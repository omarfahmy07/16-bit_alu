==> flow/design.v <==
module ALU_TOP #(
  parameter DATA_WIDTH = 8
  ) (
  input wire [DATA_WIDTH - 1 : 0] A,
  input wire [DATA_WIDTH - 1 : 0] B,
  input wire [3:0] ALU_FUN,
  input wire CLK,
  output wire [DATA_WIDTH - 1 : 0] Arith_OUT,
  output wire Carry_OUT,
  output wire Arith_Flag,  
  output wire [DATA_WIDTH - 1 : 0] Logic_OUT,
  output wire Logic_Flag,
  output wire [DATA_WIDTH - 1 : 0] Shift_OUT,
  output wire Shift_Flag,
  output wire [DATA_WIDTH - 1 : 0] CMP_OUT,
  output wire CMP_Flag
  );
  wire Arith_Enable, Logic_Enable, Shift_Enable, CMP_Enable;
  ARITHMETIC_UNIT # (
  .DATA_WIDTH(DATA_WIDTH)
  ) U_arith(
  .in1(A),
  .in2(B),
  .clk(CLK),
  .arith_fun( ALU_FUN[1:0] ),
  .arith_en(Arith_Enable),
  .arith_out(Arith_OUT),
  .arith_cout(Carry_OUT),
  .arith_flag(Arith_Flag)
  );
  LOGIC_UNIT # (
  .DATA_WIDTH(DATA_WIDTH)
  ) U_logic(
  .in1(A),
  .in2(B),
  .clk(CLK),
  .logic_fun( ALU_FUN[1:0] ),
  .logic_en(Logic_Enable),
  .logic_out(Logic_OUT),
  .logic_flag(Logic_Flag)
  );
  SHIFT_UNIT # (
  .DATA_WIDTH(DATA_WIDTH)
  ) U_shift(
  .in1(A),
  .in2(B),
  .clk(CLK),
  .shift_fun( ALU_FUN[1:0] ),
  .shift_en(Shift_Enable),
  .shift_out(Shift_OUT),
  .shift_flag(Shift_Flag)
  );
  CMP_UNIT # (
  .DATA_WIDTH(DATA_WIDTH)
  ) U_cmp(
  .in1(A),
  .in2(B),
  .clk(CLK),
  .cmp_fun( ALU_FUN[1:0] ),
  .cmp_en(CMP_Enable),
  .cmp_out(CMP_OUT),
  .cmp_flag(CMP_Flag)
  );
  decoder_2x4 U_decoder(
  .in( ALU_FUN[3:2] ),
  .out0(Arith_Enable),
  .out1(Logic_Enable),
  .out2(CMP_Enable),
  .out3(Shift_Enable)
  );
endmodule
module ARITHMETIC_UNIT #(
  parameter DATA_WIDTH = 8
  ) (
  input wire [DATA_WIDTH - 1 : 0]        in1,
  input wire [DATA_WIDTH - 1 : 0]        in2,
  input wire                            clk,
  input wire [1:0]                      arith_fun,
  input wire                            arith_en,
  output reg [DATA_WIDTH - 1 : 0]  arith_out,
  output reg                            arith_cout,
  output reg                            arith_flag
  );
  reg [DATA_WIDTH - 1 : 0] arith_out_comb;
  reg arith_cout_comb;
  reg arith_flag_comb;
  always @(posedge clk)
  begin
    arith_out <= arith_out_comb;
    arith_cout <= arith_cout_comb;
    arith_flag <= arith_flag_comb;
  end
  always @(*)
    begin
      arith_out_comb = 'b0;
      arith_cout_comb = 1'b0;
      arith_flag_comb = 1'b0;
      if (arith_en)
        begin
          case (arith_fun)
            2'b00: 
            begin
              {arith_cout_comb, arith_out_comb} = in1 + in2;
              arith_flag_comb = 1'b1;
            end
            2'b01:
            begin
              {arith_cout_comb, arith_out_comb} = in1 - in2;
              arith_flag_comb = 1'b1;
            end
            2'b10:
            begin
              {arith_cout_comb, arith_out_comb} = in1 * in2;
              arith_flag_comb = 1'b1;
            end
            2'b11:
            begin
              {arith_cout_comb, arith_out_comb} = in1 / in2;
              arith_flag_comb = 1'b1;
            end
            default:
            begin
              arith_out_comb = 'b0;
              arith_cout_comb = 1'b0;
              arith_flag_comb = 1'b0;
            end
          endcase
        end
      else
        begin
          arith_out_comb = 'b0;
          arith_cout_comb = 1'b0;
          arith_flag_comb = 1'b0;
        end  
    end
endmodule
module CMP_UNIT #(
  parameter DATA_WIDTH = 8
  ) (
  input wire [DATA_WIDTH - 1 : 0]        in1,
  input wire [DATA_WIDTH - 1 : 0]        in2,
  input wire                            clk,
  input wire [1:0]                      cmp_fun,
  input wire                            cmp_en,
  output reg [DATA_WIDTH - 1 : 0]    cmp_out,
  output reg                            cmp_flag
  );
  reg [DATA_WIDTH - 1 : 0] cmp_out_comb;
  reg cmp_flag_comb;
  always @(posedge clk)
    begin
      cmp_out <= cmp_out_comb;
      cmp_flag <= cmp_flag_comb;      
    end
  always @(*)
    begin
      cmp_out_comb = 'b0;
      cmp_flag_comb = 1'b0;
      if (cmp_en)
        begin
          case (cmp_fun)
            2'b00: 
            begin
              cmp_out_comb = 'b0;
              cmp_flag_comb = 1'b1;
            end
            2'b01:
            begin
              if(in1 == in2)
                begin
                  cmp_out_comb = 'b1;
                end
              else
                begin
                  cmp_out_comb = 'b0;
                end
              cmp_flag_comb = 1'b1;
            end
            2'b10:
            begin
              if(in1 > in2)
                begin
                  cmp_out_comb = 'b10;
                end
              else
                begin
                  cmp_out_comb = 'b0;
                end
              cmp_flag_comb = 1'b1;
            end
            2'b11:
            begin
              if(in1 < in2)
                begin
                  cmp_out_comb = 'b11;
                end
              else
                begin
                  cmp_out_comb = 'b0;
                end
              cmp_flag_comb = 1'b1;
            end
            default:
            begin
              cmp_out_comb = 'b0;
              cmp_flag_comb = 1'b0;
            end
          endcase
        end
      else
        begin
          cmp_out_comb = 'b0;
          cmp_flag_comb = 1'b0;
        end  
    end
endmodule
module LOGIC_UNIT #(
  parameter DATA_WIDTH = 8
  ) (
  input wire [DATA_WIDTH - 1 : 0]        in1,
  input wire [DATA_WIDTH - 1 : 0]        in2,
  input wire                            clk,
  input wire [1:0]                      logic_fun,
  input wire                            logic_en,
  output reg [DATA_WIDTH - 1 : 0]  logic_out,
  output reg                            logic_flag
  );
  reg [DATA_WIDTH - 1 : 0] logic_out_comb;
  reg logic_flag_comb;
  always @(posedge clk)
    begin
      logic_out <= logic_out_comb;
      logic_flag <= logic_flag_comb;      
    end
  always @(*)
    begin
      logic_out_comb = 'b0;
      logic_flag_comb = 1'b0;
      if (logic_en)
        begin
          case (logic_fun)
            2'b00: 
            begin
              logic_out_comb = in1 & in2;
              logic_flag_comb = 1'b1;
            end
            2'b01:
            begin
              logic_out_comb = in1 | in2;
              logic_flag_comb = 1'b1;
            end
            2'b10:
            begin
              logic_out_comb = ~(in1 & in2);
              logic_flag_comb = 1'b1;
            end
            2'b11:
            begin
              logic_out_comb = ~(in1 | in2);
              logic_flag_comb = 1'b1;
            end
            default:
            begin
              logic_out_comb = 'b0;
              logic_flag_comb = 1'b0;
            end
          endcase
        end
      else
        begin
          logic_out_comb = 'b0;
          logic_flag_comb = 1'b0;
        end  
    end
endmodule
module SHIFT_UNIT #(
  parameter DATA_WIDTH = 8
  ) (
  input wire [DATA_WIDTH - 1 : 0]        in1,
  input wire [DATA_WIDTH - 1 : 0]        in2,
  input wire                            clk,
  input wire [1:0]                      shift_fun,
  input wire                            shift_en,
  output reg [DATA_WIDTH - 1 : 0]  shift_out,
  output reg                            shift_flag
  );
  reg [DATA_WIDTH - 1 : 0] shift_out_comb;
  reg shift_flag_comb;
  always @(posedge clk)
    begin
      shift_out <= shift_out_comb;
      shift_flag <= shift_flag_comb;      
    end
  always @(*)
    begin
      shift_out_comb = 'b0;
      shift_flag_comb = 1'b0;
      if (shift_en)
        begin
          case (shift_fun)
            2'b00: 
            begin
              shift_out_comb = in1 >> 1'b1;
              shift_flag_comb = 1'b1;
            end
            2'b01:
            begin
              shift_out_comb = in1 << 1'b1;
              shift_flag_comb = 1'b1;
            end
            2'b10:
            begin
              shift_out_comb = in2 >> 1'b1;
              shift_flag_comb = 1'b1;
            end
            2'b11:
            begin
              shift_out_comb = in2 << 1'b1;
              shift_flag_comb = 1'b1;
            end
            default:
            begin
              shift_out_comb = 'b0;
              shift_flag_comb = 1'b0;
            end
          endcase
        end
      else
        begin
          shift_out_comb = 'b0;
          shift_flag_comb = 1'b0;
        end  
    end
endmodule
module decoder_2x4(
  input wire [1:0] in,
  output reg out0,
  output reg out1,
  output reg out2,
  output reg out3
  );
  always @(*)
  begin
    case (in)
      2'b00:
        begin
          out0 = 1'b1;
          out1 = 1'b0;
          out2 = 1'b0;
          out3 = 1'b0;
        end
      2'b01:
        begin
          out0 = 1'b0;
          out1 = 1'b1;
          out2 = 1'b0;
          out3 = 1'b0;
        end
      2'b10:
        begin
          out0 = 1'b0;
          out1 = 1'b0;
          out2 = 1'b1;
          out3 = 1'b0;
        end
      2'b11:
        begin
          out0 = 1'b0;
          out1 = 1'b0;
          out2 = 1'b0;
          out3 = 1'b1;
        end
    endcase
  end
endmodule
Step by step through the tools: ALU_TOP
The steps from the RTL of ALU_TOP to its reports follow in flow order.
Lines are those of the file above, counted from 1.
Library cell names are shortened.
A cell with - has no value.
Design
  design top: ALU_TOP
  clock input: CLK
  cell library: sky130hd
  corner: tt_025C_1v80

Word level
Yosys after proc, flatten, opt, wreduce and memory -nomap, before mapping. Enables and synchronous resets that opt folds into registers are not counted as muxes. Memory bits, and registers merged into a memory's read port (data or address), are not among the register bits. Print and check cells are not counted. Equal cells are merged and count once.
Cells by class
  $add $sub $neg: 2
  $mul: 1
  div/mod/pow operators: 1
  $lt $le $gt $ge: 2
  equality and inequality tests: 7
  mux-type cells: 12
  bitwise gates (word level): 4
  reductions and logical operators: 7
Operators with widths (count)
  8-bit parallel mux with 4-bit select: 3
  8-bit by 8-bit divider with 9-bit output: 1
  8-bit by 8-bit multiplier with 9-bit output: 1
  9-bit parallel mux with 4-bit select: 1
  8-bit inverter: 2
  3-bit OR reduction: 4
  8-bit by 8-bit adder with 9-bit output: 1
  8-bit by 8-bit subtractor with 9-bit output: 1
  2-bit == test with constant B: 4
  8-bit > comparator: 1
  8-bit less-than comparator: 1
  8-bit == test: 1
  8-bit AND: 1
  8-bit bitwise OR: 1
  1-bit parallel mux with 2-bit select: 4
  2-bit by 1-bit == test with 1-bit output with constant B: 2
  2-bit logical NOT: 2
  4-bit OR reduction: 1
  2-bit 2-to-1 mux: 2
  1-bit 2-to-1 mux: 2
Storage and ports
  flip-flop bits (word level): 37
  input port bits: 21
  output and inout port bits: 37
  elaborated cells: 45

Longest topological paths
Depth = most cells in a row (Yosys ltp): at word level without a register or memory, in the mapped netlist without a sequential cell, where the memories' decode and read muxes count.
Depth
  depth in word-level cells: 3
  ABC_AREA: 1
  gate-level depth with buffers: 77
  gate-level depth less buffers: 75

Synthesis result
Yosys stat after the flow's synthesis: flattened, memories mapped to cells. It holds for the ABC_AREA given above (unset counts as 0); a run with the other value may have another netlist.
Cell types
  ha_1: count 86, total area 1.08E+03 um2
  nand2_1: count 166, total area 623.098 um2
  dfxtp_1: count 31, total area 620.595 um2
  inv_1: count 133, total area 499.229 um2
  fa_1: count 20, total area 400.384 um2
  a21oi_1: count 58, total area 290.278 um2
  o21ai_0: count 42, total area 210.202 um2
  xor2_1: count 21, total area 183.926 um2
  nor2_1: count 43, total area 161.405 um2
  nand3_1: count 31, total area 155.149 um2
  o21ai_2: count 12, total area 105.101 um2
  xnor2_1: count 10, total area 87.584 um2
  nand2_2: count 12, total area 75.072 um2
  nand3_2: count 6, total area 60.058 um2
  buf_2: count 10, total area 50.048 um2
  clkbuf_1: count 13, total area 48.797 um2
  buf_4: count 6, total area 45.043 um2
  a221oi_1: count 5, total area 43.792 um2
Not listed: further types 33, cells in them 78.
Synthesis totals
  mapped cells: 783
  cell area after synthesis: 5297.6 um2
  sequential part of the area: 620.6 um2
  flip-flop cells: 31
  buffer cells: 29

Worst setup path after synthesis
Source: OpenSTA report_checks on the synthesized netlist (no wires, ideal clock, input and output delay 20% of the period each), path of least setup slack; recovery checks are left aside. Register names are those of the netlist, which keeps one name where synthesis merged equal registers.
Timing path post-synthesis
  path type: input to register
  start point: input port B[1]
  end point: register U_arith.arith_out[0]
  clock period: 15.1 ns
  external input delay: 3.020 ns
  setup time: 0.118 ns
  time at the first pin: 3.020 ns
  arrival time: 11.737 ns
  data required time: 14.982 ns
  path slack: 3.245 ns
  delay of the path: 8.835 ns
  driving pins on the path: 68
  path buffers: 3
  synthesis period reached: 11.855 ns
"delay of the path" = arrival - input delay + setup time.
"driving pins on the path": output pins that drive a net of the path, with the launching flip-flop's if there is one; two outputs of one cell count as two.
"synthesis period reached" = period - worst setup slack (recovery checks aside). The figure is calculated, with input and output delays left at 20% of the set period.
The rows between start and end are the longest chain of elaborated cells between them; the timing report does not say that the signal goes this way. Where chains are equally long, one stands for them.
A line is the first line of the expression or statement that the cell stems from. Yosys adds cells for indexed reads and writes and turns some case tables into memories.
Between the ends, post-synthesis
  cells stage by stage: buf_2 > inv_1 > ha_1 > nand2_1 > nor2_1 > nand3_1 > nand2_2 > nand2_1 > o21ai_2 > ha_1 > nand2_1 > nor2_1 > nand3_1 > nand2_2 > nand2_1 > and2_1 > ha_1 > inv_1 > (+32 left out) > nand2_1 > o21ai_0 > nand2_1 > nand2_1 > nand2_1 > nand2_1 > inv_1 > buf_2 > o211ai_1 > nand2_1 > ha_1 > a211oi_1 > o41a_1 > o21ai_0 > a31oi_1 > nand2_1 > nand2_1 > a21oi_1
  cells in the longest elaborated chain: 2
  elaborated cells between the ends (all ways): 2
  source lines of those cells: 2
  those cells by class: div: 1; mux: 1
RTL lines, path post-synthesis
  start, declared: RTL line 5  | input wire [DATA_WIDTH - 1 : 0] B,
  8-bit by 8-bit divider with 9-bit output: RTL line 118  | {arith_cout_comb, arith_out_comb} = in1 / in2;
  9-bit parallel mux with 4-bit select: RTL line 100  | case (arith_fun)
  end, assigned: RTL line 89  | arith_out <= arith_out_comb;
  end, declared: RTL line 80  | output reg [DATA_WIDTH - 1 : 0]  arith_out,

Worst path after layout
Path of least setup slack in the final report of flow run A (OpenROAD, finished layout, wires in). Where an end is a register, its clock arrival counts in the times.
Timing path post-layout
  path type: input to register
  start point: input port B[0]
  end point: register U_arith.arith_out[0]
  clock period: 21.9 ns
  external input delay: 4.38 ns
  setup time: 0.12 ns
  time at the first pin: 4.38 ns
  arrival time: 15.53 ns
  data required time: 22.05 ns
  path slack: 6.52 ns
  driving pins on the path: 66
  path buffers: 1
The rows between start and end are the longest chain of elaborated cells between them; the timing report does not say that the signal goes this way. Where chains are equally long, one stands for them.
Between the ends, post-layout
  cells stage by stage: clkdlybuf4s50_1 > inv_1 > ha_1 > nor2_1 > inv_1 > nand3_1 > nand2_2 > nand2_1 > o21ai_2 > ha_1 > nand2_1 > nor2_1 > nand3_1 > nand2_2 > inv_4 > nand2_1 > and2_1 > ha_1 > (+30 left out) > ha_1 > a21oi_1 > o21ai_0 > nand2_1 > nand2_1 > nand2_1 > nand2_1 > inv_1 > o211ai_1 > nand2_1 > ha_1 > a211oi_1 > o41a_1 > o21ai_0 > a31oi_1 > nand2_1 > nand2_1 > a21oi_1
  cells in the longest elaborated chain: 2
  elaborated cells between the ends (all ways): 5
  source lines of those cells: 5
  those cells by class: add/sub: 2; mul: 1; div: 1; mux: 1
RTL lines, path post-layout
  start, declared: RTL line 5  | input wire [DATA_WIDTH - 1 : 0] B,
  8-bit by 8-bit divider with 9-bit output: RTL line 118  | {arith_cout_comb, arith_out_comb} = in1 / in2;
  9-bit parallel mux with 4-bit select: RTL line 100  | case (arith_fun)
  end, assigned: RTL line 89  | arith_out <= arith_out_comb;
  end, declared: RTL line 80  | output reg [DATA_WIDTH - 1 : 0]  arith_out,

Subject: flow runs of ALU_TOP

Hi,

Stored flow runs of ALU_TOP (2 of them; Yosys, OpenROAD, sky130hd). They differ in their settings and are not a sequence. Constraints: input delay and output delay 20% of the set period each, output load 0.01 pF.
"achieved clock period (ns)" = clock period - worst setup slack. The figure is calculated, with input and output delays left at 20% of the set period.
By "worst setup path time (ns)" is meant the share of the clock period that the worst setup path is allowed (20% is reserved at inputs, 20% at outputs), minus its slack. Clock arrival times at its registers enter into it.
"finish__power__total" is the tool's figure for a default switching activity; nothing was simulated.

settings of flow run A
{
  "period_ns": 21.9,
  "CORE_UTILIZATION": 48,
  "SETUP_SLACK_MARGIN": 0.02,
  "PLACE_DENSITY_LB_ADDON": 0.13,
  "CORE_ASPECT_RATIO": 1.4,
  "CORE_MARGIN": 4,
  "CELL_PAD_IN_SITES_DETAIL_PLACEMENT": 0,
  "TNS_END_PERCENT": 30,
  "ABC_AREA": 1,
  "CTS_CLUSTER_DIAMETER": 254,
  "CAP_MARGIN": 0,
  "SLEW_MARGIN": 20
}
report of flow run A
yosys chip area after synthesis (um^2): 5297.6
finish__design__die__area: 12804.7
finish__design__instance__area__stdcell: 6025.8
finish__design__instance__utilization: 0.5574
finish__timing__setup__ws: 6.523
finish__timing__setup__tns: 0.000
finish__timing__hold__ws: 4.812
finish__power__total: 3.213e-04
achieved clock period (ns): 15.377
worst setup path time (ns): 11.00
worst setup path kind: input to register

settings of flow run B
{
  "period_ns": 10.5,
  "CORE_UTILIZATION": 16,
  "CORE_ASPECT_RATIO": 0.72,
  "CELL_PAD_IN_SITES_DETAIL_PLACEMENT": 1,
  "GPL_ROUTABILITY_DRIVEN": 0,
  "CTS_CLUSTER_SIZE": 18,
  "MIN_ROUTING_LAYER": "met1",
  "MAX_ROUTING_LAYER": "met4",
  "CAP_MARGIN": 20,
  "CORE_MARGIN": 2,
  "SLEW_MARGIN": 20
}
report of flow run B
yosys chip area after synthesis (um^2): 5063.6
finish__design__die__area: 33105.8
finish__design__instance__area__stdcell: 7521.0
finish__design__instance__utilization: 0.2402
finish__timing__setup__ws: -1.551
finish__timing__setup__tns: -2.187
finish__timing__hold__ws: 2.454
finish__power__total: 8.089e-04
achieved clock period (ns): 12.051
worst setup path time (ns): 9.95
worst setup path kind: input to register

Regards
